==> flow/design.v <==
`timescale 1ns / 1ps
module Mod_Add_Sub #(
    parameter DATA_WIDTH = 256
)(
    input   logic                        i_clk      ,
    input   logic                        i_rst_n    ,
    input   logic                        i_op_sel   ,
    input   logic   [DATA_WIDTH - 1 : 0] i_a        ,
    input   logic   [DATA_WIDTH - 1 : 0] i_b        ,
    input   logic   [DATA_WIDTH - 1 : 0] i_p        ,
    output  logic   [DATA_WIDTH - 1 : 0] o_sum 
    );
    logic cout_1, cout_1_reg_1, cout_1_reg_2, cout_2, cout_2_reg, c_in, c_in_2;
    logic [DATA_WIDTH - 1 : 0] S1, S1_reg, S1_reg_2, S2, S2_reg;
    logic [DATA_WIDTH - 1 : 0] a_reg, b_reg, p_reg_1, p_reg_2, b_MUX_out, p_MUX_out;
    assign b_MUX_out = (i_op_sel == 1'b0) ? i_b : ~i_b;                                 
    assign p_MUX_out = (i_op_sel == 1'b0) ? i_p : ~i_p;                                 
    always_ff @(posedge i_clk or negedge i_rst_n )
    begin
        if (!i_rst_n)
        begin
            o_sum        <= 'b0;
            a_reg        <= 'b0;
            b_reg        <= 'b0;
            p_reg_1      <= 'b0;
            p_reg_2      <= 'b0;
            c_in         <= 'b0;
            c_in_2       <= 'b0;
            S1_reg       <= 'b0;
            S1_reg_2     <= 'b0;
            S2_reg       <= 'b0;
            cout_1_reg_1 <= 'b0;
            cout_1_reg_2 <= 'b0;
            cout_2_reg   <= 'b0;
        end
        else
        begin
            a_reg   	 <= i_a         ;
            b_reg   	 <= b_MUX_out   ;
            p_reg_1 	 <= p_MUX_out   ; 
            c_in    	 <= i_op_sel    ;           
            c_in_2  	 <= ~c_in       ;  
            S1_reg  	 <= S1          ;
            S1_reg_2     <= S1_reg      ;
            S2_reg  	 <= S2          ;
            cout_1_reg_1 <= cout_1		;
            cout_1_reg_2 <= cout_1_reg_1;
            cout_2_reg   <= cout_2		;
            if(i_op_sel == 1'b0) 
            begin
                p_reg_2 <= ~p_reg_1;
                if(cout_1_reg_2 | cout_2_reg)
                begin
                    o_sum <= S2_reg;
                end
                else
                begin
                    o_sum <= S1_reg_2;          
                end
            end
            else
            begin
                p_reg_2 <= p_reg_1;
                if(cout_1_reg_2)
                begin
                    o_sum <= S1_reg_2;
                end
                else
                begin
                    o_sum <= S2_reg;
                end
            end
        end
    end 
carry_look_ahead_adder #(
            .DATA_WIDTH(DATA_WIDTH)
        ) ADDER_1 (
            .in_1	(a_reg  ),
            .in_2	(b_reg  ),
            .c_in	(c_in   ),
            .o_Sum	(S1     ),
            .c_out	(cout_1 )
);
carry_look_ahead_adder #(
            .DATA_WIDTH(DATA_WIDTH)
        ) ADDER_2 (
            .in_1	(S1_reg  ),
            .in_2	(p_reg_2 ),
            .c_in	(c_in_2  ),
            .o_Sum	(S2      ),
            .c_out	(cout_2  )
);
endmodule
`timescale 1ns / 1ps
module carry_look_ahead_adder #(
	parameter DATA_WIDTH = 256
)(
	input  logic [DATA_WIDTH - 1 : 0] in_1,
    input  logic [DATA_WIDTH - 1 : 0] in_2,
	input  logic 					  c_in,
    output logic [DATA_WIDTH - 1 : 0] o_Sum,
	output logic 					  c_out
);
logic [DATA_WIDTH - 1 : 0] G, P, C;
always_comb
begin
	for(int i = 0; i < 256; i++)
	begin
		G[i] = in_1[i] & in_2[i];
		P[i] = in_1[i] ^ in_2[i];
		if (i == 0)
		begin
			C[i] = G[i] | (P[i] & c_in);
			o_Sum[i] = P[i] ^ c_in;
		end
		else
		begin
			C[i] = G[i] | (P[i] & C[i-1]);
			o_Sum[i] = P[i] ^ C[i-1];
		end
	end
end
assign c_out = C[DATA_WIDTH - 1];
endmodule
### Reports on Mod_Add_Sub

What the tools print for Mod_Add_Sub, step after step.
Line numbers count from 1 in the design file above.
Not given: --

* top module: Mod_Add_Sub
* clock port: i_clk
* library: sky130hd
* library corner: tt_025C_1v80

### Word-level counts

Source: Yosys, flattened and elaborated, memories not mapped. Widths are those after wreduce; folded enables and synchronous resets count as part of the registers. Registers that Yosys merges into a memory's read port (data or address) are not register bits. Print and check cells do not count. Equal cells are merged and count once.

* output and inout bits: 256
* input bits: 771
* register bits: 2053

* bitwise operators: 2565
* mux-type cells: 6

Operator list (count)
* 256-bit 2-to-1 mux: 6
* 1-bit bitwise AND: 1024
* 1-bit XOR: 1024
* 256-bit inverter: 3
* 1-bit OR: 513
* 1-bit inverter: 1

### Longest topological paths

Longest topological path by Yosys (ltp), each cell counted once; first at word level (registers and memories cut), then after technology mapping (sequential cells cut; the memories' decode and read muxes count).

* depth after elaboration: 513
* ABC_AREA: 0
* depth in mapped cells: 260
* gate-level depth less buffers: 260

### Netlist

Yosys stat after the flow's synthesis: flattened, memories mapped to cells. It holds for the ABC_AREA given above (unset counts as 0); a run with the other value may have another netlist.
Totals and module areas in this step are rounded.

* cell area after synthesis: 72900 um^2
* buffer cells: 114
* standard cells after synthesis: 3725
* sequential part of the area: 51400 um^2
* flip-flops: 2053

Cell types
* sky130_fd_sc_hd__dfrtp_1: count 2053, total area 5.14E+04 um^2
* sky130_fd_sc_hd__fa_1: count 512, total area 1.02E+04 um^2
* sky130_fd_sc_hd__xor2_1: count 512, total area 4.48E+03 um^2
* sky130_fd_sc_hd__mux2_4: count 200, total area 3002.88 um^2
* sky130_fd_sc_hd__xnor2_1: count 256, total area 2242.15 um^2
* sky130_fd_sc_hd__mux2_1: count 40, total area 450.432 um^2
* sky130_fd_sc_hd__buf_2: count 73, total area 365.35 um^2
* sky130_fd_sc_hd__buf_6: count 27, total area 304.042 um^2
* sky130_fd_sc_hd__mux2_2: count 16, total area 180.173 um^2
* sky130_fd_sc_hd__buf_4: count 12, total area 90.086 um^2
* sky130_fd_sc_hd__inv_1: count 20, total area 75.072 um^2
* sky130_fd_sc_hd__nor3_4: count 1, total area 16.266 um^2
* sky130_fd_sc_hd__a21oi_2: count 1, total area 8.758 um^2
* sky130_fd_sc_hd__clkbuf_1: count 2, total area 7.507 um^2

By module: a second synthesis without flattening, with its own total; a netlist apart from the flattened one above.

* cells (unflattened synthesis): 3726
* area (unflattened synthesis): 72800 um^2

Rows give one instance, submodules left out.

Modules
* Mod_Add_Sub: seq. area 51400 um^2, times used 1, cells 3194, area 62500 um^2
* carry_look_ahead_adder (DATA_WIDTH=256): seq. area 0.0 um^2, times used 2, cells 266, area 5160 um^2

### Timing after synthesis

OpenSTA on the mapped netlist: ideal clock, no wires. The path of least setup slack (recovery checks aside). Input and output delay are each 20% of the period. Register names are those of the netlist, which keeps one name where synthesis merged equal registers.

* path type: register to register
* start point: reg c_in
* end point: reg S1_reg[255]
* path delay: 116.282 ns
* period: 129.0 ns
* library setup time: 0.064 ns
* setup slack: 12.718 ns
* launch time at the first pin: 0.000 ns
* stages on the path: 261
* arrival: 116.218 ns
* synthesis period reached: 116.282 ns

"path delay" is the arrival time less input delay plus setup time.
"stages on the path": output pins that drive a net of the path, with the launching flip-flop's if there is one; two outputs of one cell count as two.
"synthesis period reached" is the clock period less the worst setup slack; recovery checks do not enter. This is arithmetic on one report: input and output delays are still those of the set period (20% each).
The rows between start and end are the longest chain of elaborated cells between them; the timing report does not say that the signal goes this way. Where chains are equally long, one stands for them.
A line is the first line of the expression or statement that the cell stems from. Yosys adds cells for indexed reads and writes and turns some case tables into memories.

* cells stage by stage: sky130_fd_sc_hd__dfrtp_1 -> sky130_fd_sc_hd__inv_1 -> sky130_fd_sc_hd__fa_1 -> sky130_fd_sc_hd__inv_1 -> sky130_fd_sc_hd__fa_1 -> sky130_fd_sc_hd__fa_1 -> sky130_fd_sc_hd__fa_1 -> sky130_fd_sc_hd__fa_1 -> sky130_fd_sc_hd__fa_1 -> sky130_fd_sc_hd__fa_1 -> sky130_fd_sc_hd__fa_1 -> sky130_fd_sc_hd__fa_1 -> sky130_fd_sc_hd__fa_1 -> sky130_fd_sc_hd__fa_1 -> sky130_fd_sc_hd__fa_1 -> sky130_fd_sc_hd__fa_1 -> sky130_fd_sc_hd__fa_1 -> sky130_fd_sc_hd__fa_1 -> [225 not listed] -> sky130_fd_sc_hd__fa_1 -> sky130_fd_sc_hd__fa_1 -> sky130_fd_sc_hd__fa_1 -> sky130_fd_sc_hd__fa_1 -> sky130_fd_sc_hd__fa_1 -> sky130_fd_sc_hd__fa_1 -> sky130_fd_sc_hd__fa_1 -> sky130_fd_sc_hd__fa_1 -> sky130_fd_sc_hd__fa_1 -> sky130_fd_sc_hd__fa_1 -> sky130_fd_sc_hd__fa_1 -> sky130_fd_sc_hd__fa_1 -> sky130_fd_sc_hd__fa_1 -> sky130_fd_sc_hd__fa_1 -> sky130_fd_sc_hd__fa_1 -> sky130_fd_sc_hd__inv_1 -> sky130_fd_sc_hd__fa_1 -> sky130_fd_sc_hd__inv_1
* cells in the longest elaborated chain: 511
* elaborated cells between the ends (all ways): 511
* source lines of those cells: 3
* those cells by class: logic: 511

Ends and longest elaborated chain, post-synthesis
* start, declared: RTL line 13 `logic cout_1, cout_1_reg_1, cout_1_reg_2, cout_2, cout_2_reg, c_in, c_in_2;`
* start, assigned: RTL line 27 `c_in         <= 'b0;`
* start, assigned: RTL line 41 `c_in <= i_op_sel ;`
* 1-bit bitwise AND: RTL line 113 `C[i] = G[i] | (P[i] & c_in);`
* 1-bit OR: RTL line 113
* 1-bit bitwise AND: RTL line 118 `C[i] = G[i] | (P[i] & C[i-1]);`
* 1-bit OR: RTL line 118
* 1-bit bitwise AND: RTL line 118
* 1-bit OR: RTL line 118
* 1-bit bitwise AND: RTL line 118
* [497 not listed]
* 1-bit bitwise AND: RTL line 118
* 1-bit OR: RTL line 118
* 1-bit bitwise AND: RTL line 118
* 1-bit OR: RTL line 118
* 1-bit bitwise AND: RTL line 118
* 1-bit OR: RTL line 118
* 1-bit XOR: RTL line 119 `o_Sum[i] = P[i] ^ C[i-1];`
* end, assigned: RTL line 29 `S1_reg       <= 'b0;`
* end, assigned: RTL line 43 `S1_reg <= S1 ;`
* end, declared: RTL line 14 `logic [DATA_WIDTH - 1 : 0] S1, S1_reg, S1_reg_2, S2, S2_reg;`

### Worst path after layout

Path of least setup slack in the final report of run B (OpenROAD, finished layout, wires in). Where an end is a register, its clock arrival counts in the times.

* path type: register to register
* start point: reg c_in
* end point: reg S1_reg[255]
* stages on the path: 261
* library setup time: 0.06 ns
* arrival: 114.87 ns
* setup slack: 6.84 ns
* period: 121.0 ns
* launch time at the first pin: 0.77 ns

The rows between start and end are the longest chain of elaborated cells between them; the timing report does not say that the signal goes this way. Where chains are equally long, one stands for them.

* cells stage by stage: sky130_fd_sc_hd__dfrtp_1 -> sky130_fd_sc_hd__inv_1 -> sky130_fd_sc_hd__fa_1 -> sky130_fd_sc_hd__inv_1 -> sky130_fd_sc_hd__fa_1 -> sky130_fd_sc_hd__fa_1 -> sky130_fd_sc_hd__fa_2 -> sky130_fd_sc_hd__fa_2 -> sky130_fd_sc_hd__fa_1 -> sky130_fd_sc_hd__fa_2 -> sky130_fd_sc_hd__fa_1 -> sky130_fd_sc_hd__fa_1 -> sky130_fd_sc_hd__fa_2 -> sky130_fd_sc_hd__fa_1 -> sky130_fd_sc_hd__fa_1 -> sky130_fd_sc_hd__fa_2 -> sky130_fd_sc_hd__fa_2 -> sky130_fd_sc_hd__fa_2 -> [225 not listed] -> sky130_fd_sc_hd__fa_2 -> sky130_fd_sc_hd__fa_1 -> sky130_fd_sc_hd__fa_2 -> sky130_fd_sc_hd__fa_2 -> sky130_fd_sc_hd__fa_1 -> sky130_fd_sc_hd__fa_2 -> sky130_fd_sc_hd__fa_2 -> sky130_fd_sc_hd__fa_2 -> sky130_fd_sc_hd__fa_2 -> sky130_fd_sc_hd__fa_2 -> sky130_fd_sc_hd__fa_2 -> sky130_fd_sc_hd__fa_2 -> sky130_fd_sc_hd__fa_2 -> sky130_fd_sc_hd__fa_2 -> sky130_fd_sc_hd__fa_1 -> sky130_fd_sc_hd__inv_1 -> sky130_fd_sc_hd__fa_1 -> sky130_fd_sc_hd__inv_1
* cells in the longest elaborated chain: 511
* elaborated cells between the ends (all ways): 511
* source lines of those cells: 3
* those cells by class: logic: 511

Ends and longest elaborated chain, after layout
* start, declared: RTL line 13 `logic cout_1, cout_1_reg_1, cout_1_reg_2, cout_2, cout_2_reg, c_in, c_in_2;`
* start, assigned: RTL line 27 `c_in         <= 'b0;`
* start, assigned: RTL line 41 `c_in <= i_op_sel ;`
* 1-bit bitwise AND: RTL line 113 `C[i] = G[i] | (P[i] & c_in);`
* 1-bit OR: RTL line 113
* 1-bit bitwise AND: RTL line 118 `C[i] = G[i] | (P[i] & C[i-1]);`
* 1-bit OR: RTL line 118
* 1-bit bitwise AND: RTL line 118
* 1-bit OR: RTL line 118
* 1-bit bitwise AND: RTL line 118
* [497 not listed]
* 1-bit bitwise AND: RTL line 118
* 1-bit OR: RTL line 118
* 1-bit bitwise AND: RTL line 118
* 1-bit OR: RTL line 118
* 1-bit bitwise AND: RTL line 118
* 1-bit OR: RTL line 118
* 1-bit XOR: RTL line 119 `o_Sum[i] = P[i] ^ C[i-1];`
* end, assigned: RTL line 29 `S1_reg       <= 'b0;`
* end, assigned: RTL line 43 `S1_reg <= S1 ;`
* end, declared: RTL line 14 `logic [DATA_WIDTH - 1 : 0] S1, S1_reg, S1_reg_2, S2, S2_reg;`

Record of 2 stored runs of the RTL-to-layout flow on Mod_Add_Sub, platform sky130hd. The runs are unordered. Constraints: input delay and output delay 20% of the set period each, output load 0.01 pF.
By "clock period reached" is meant the clock period of the run minus its worst setup slack. This is arithmetic on one report: input and output delays are still those of the set period (20% each).
"worst path time" is the time allowed to the run's worst setup path (the clock period less input and output delay, where it has them) less its slack. Clock arrival times count: a late capture clock shortens it, a late launch clock lengthens it.
"total power of the final layout" rests on the timing tool's default activity at the inputs, not on a simulated workload.
Values from the reports are rounded here.

### Run A

==> flow/run.sh <==
#!/bin/bash
# the make line also repeats the synthesis and layout settings of config.mk as NAME=value (left out here)
make -C /OpenROAD-flow-scripts/flow DESIGN_CONFIG=/design/flow/config.mk WORK_HOME=/design/flow/orfs CLKGATE_MAP_FILE= finish
==> flow/config.mk <==
export PLATFORM = sky130hd
export DESIGN_NAME = Mod_Add_Sub
export DESIGN_NICKNAME = Mod_Add_Sub
export VERILOG_FILES = /design/flow/design.v
export SDC_FILE = /design/flow/constraint.sdc
export NUM_CORES = 4
export LEC_CHECK = 0
export CAP_MARGIN = 20
export CELL_PAD_IN_SITES_DETAIL_PLACEMENT = 1
export CORE_ASPECT_RATIO = 1.58
export CORE_MARGIN = 2
export CORE_UTILIZATION = 64
export GPL_TIMING_DRIVEN = 1
export SLEW_MARGIN = 20
==> flow/constraint.sdc <==
create_clock -name core_clock -period 107.0 [get_ports {i_clk}]
set_input_delay 21.4000 -clock core_clock [delete_from_list [all_inputs] [get_ports {i_clk}]]
set_output_delay 21.4000 -clock core_clock [all_outputs]
set_load 0.01 [all_outputs]

Outcome of run A: unfinished; error DPL-0033 in clock tree synthesis

### Run B

==> flow/run.sh <==
#!/bin/bash
# the make line also repeats the synthesis and layout settings of config.mk as NAME=value (left out here)
make -C /OpenROAD-flow-scripts/flow DESIGN_CONFIG=/design/flow/config.mk WORK_HOME=/design/flow/orfs CLKGATE_MAP_FILE= finish
==> flow/config.mk <==
export PLATFORM = sky130hd
export DESIGN_NAME = Mod_Add_Sub
export DESIGN_NICKNAME = Mod_Add_Sub
export VERILOG_FILES = /design/flow/design.v
export SDC_FILE = /design/flow/constraint.sdc
export NUM_CORES = 4
export LEC_CHECK = 0
export CAP_MARGIN = 20
export CELL_PAD_IN_SITES_GLOBAL_PLACEMENT = 0
export CORE_MARGIN = 2
export CORE_UTILIZATION = 72
export CTS_CLUSTER_DIAMETER = 253
export GPL_TIMING_DRIVEN = 1
export HOLD_SLACK_MARGIN = -0.07
export MAX_ROUTING_LAYER = met5
export MIN_ROUTING_LAYER = met1
export PLACE_DENSITY = 0.4
export SETUP_SLACK_MARGIN = 5.0
export SLEW_MARGIN = 20
==> flow/constraint.sdc <==
create_clock -name core_clock -period 121.0 [get_ports {i_clk}]
set_input_delay 24.2000 -clock core_clock [delete_from_list [all_inputs] [get_ports {i_clk}]]
set_output_delay 24.2000 -clock core_clock [all_outputs]
set_load 0.01 [all_outputs]

Results of run B:
- Clock period reached: 114.160 ns
- Setup TNS: 0.000 ns
- Standard-cell area of the final layout: 91800 um^2
- Total power of the final layout: 2.10 mW
- Worst path time: 114.16 ns
- Class of the worst setup path: register to register
- Total die area: 104000 um^2
- Area of the synthesized netlist: 72900 um^2
- Setup slack of the worst path: 6.84 ns
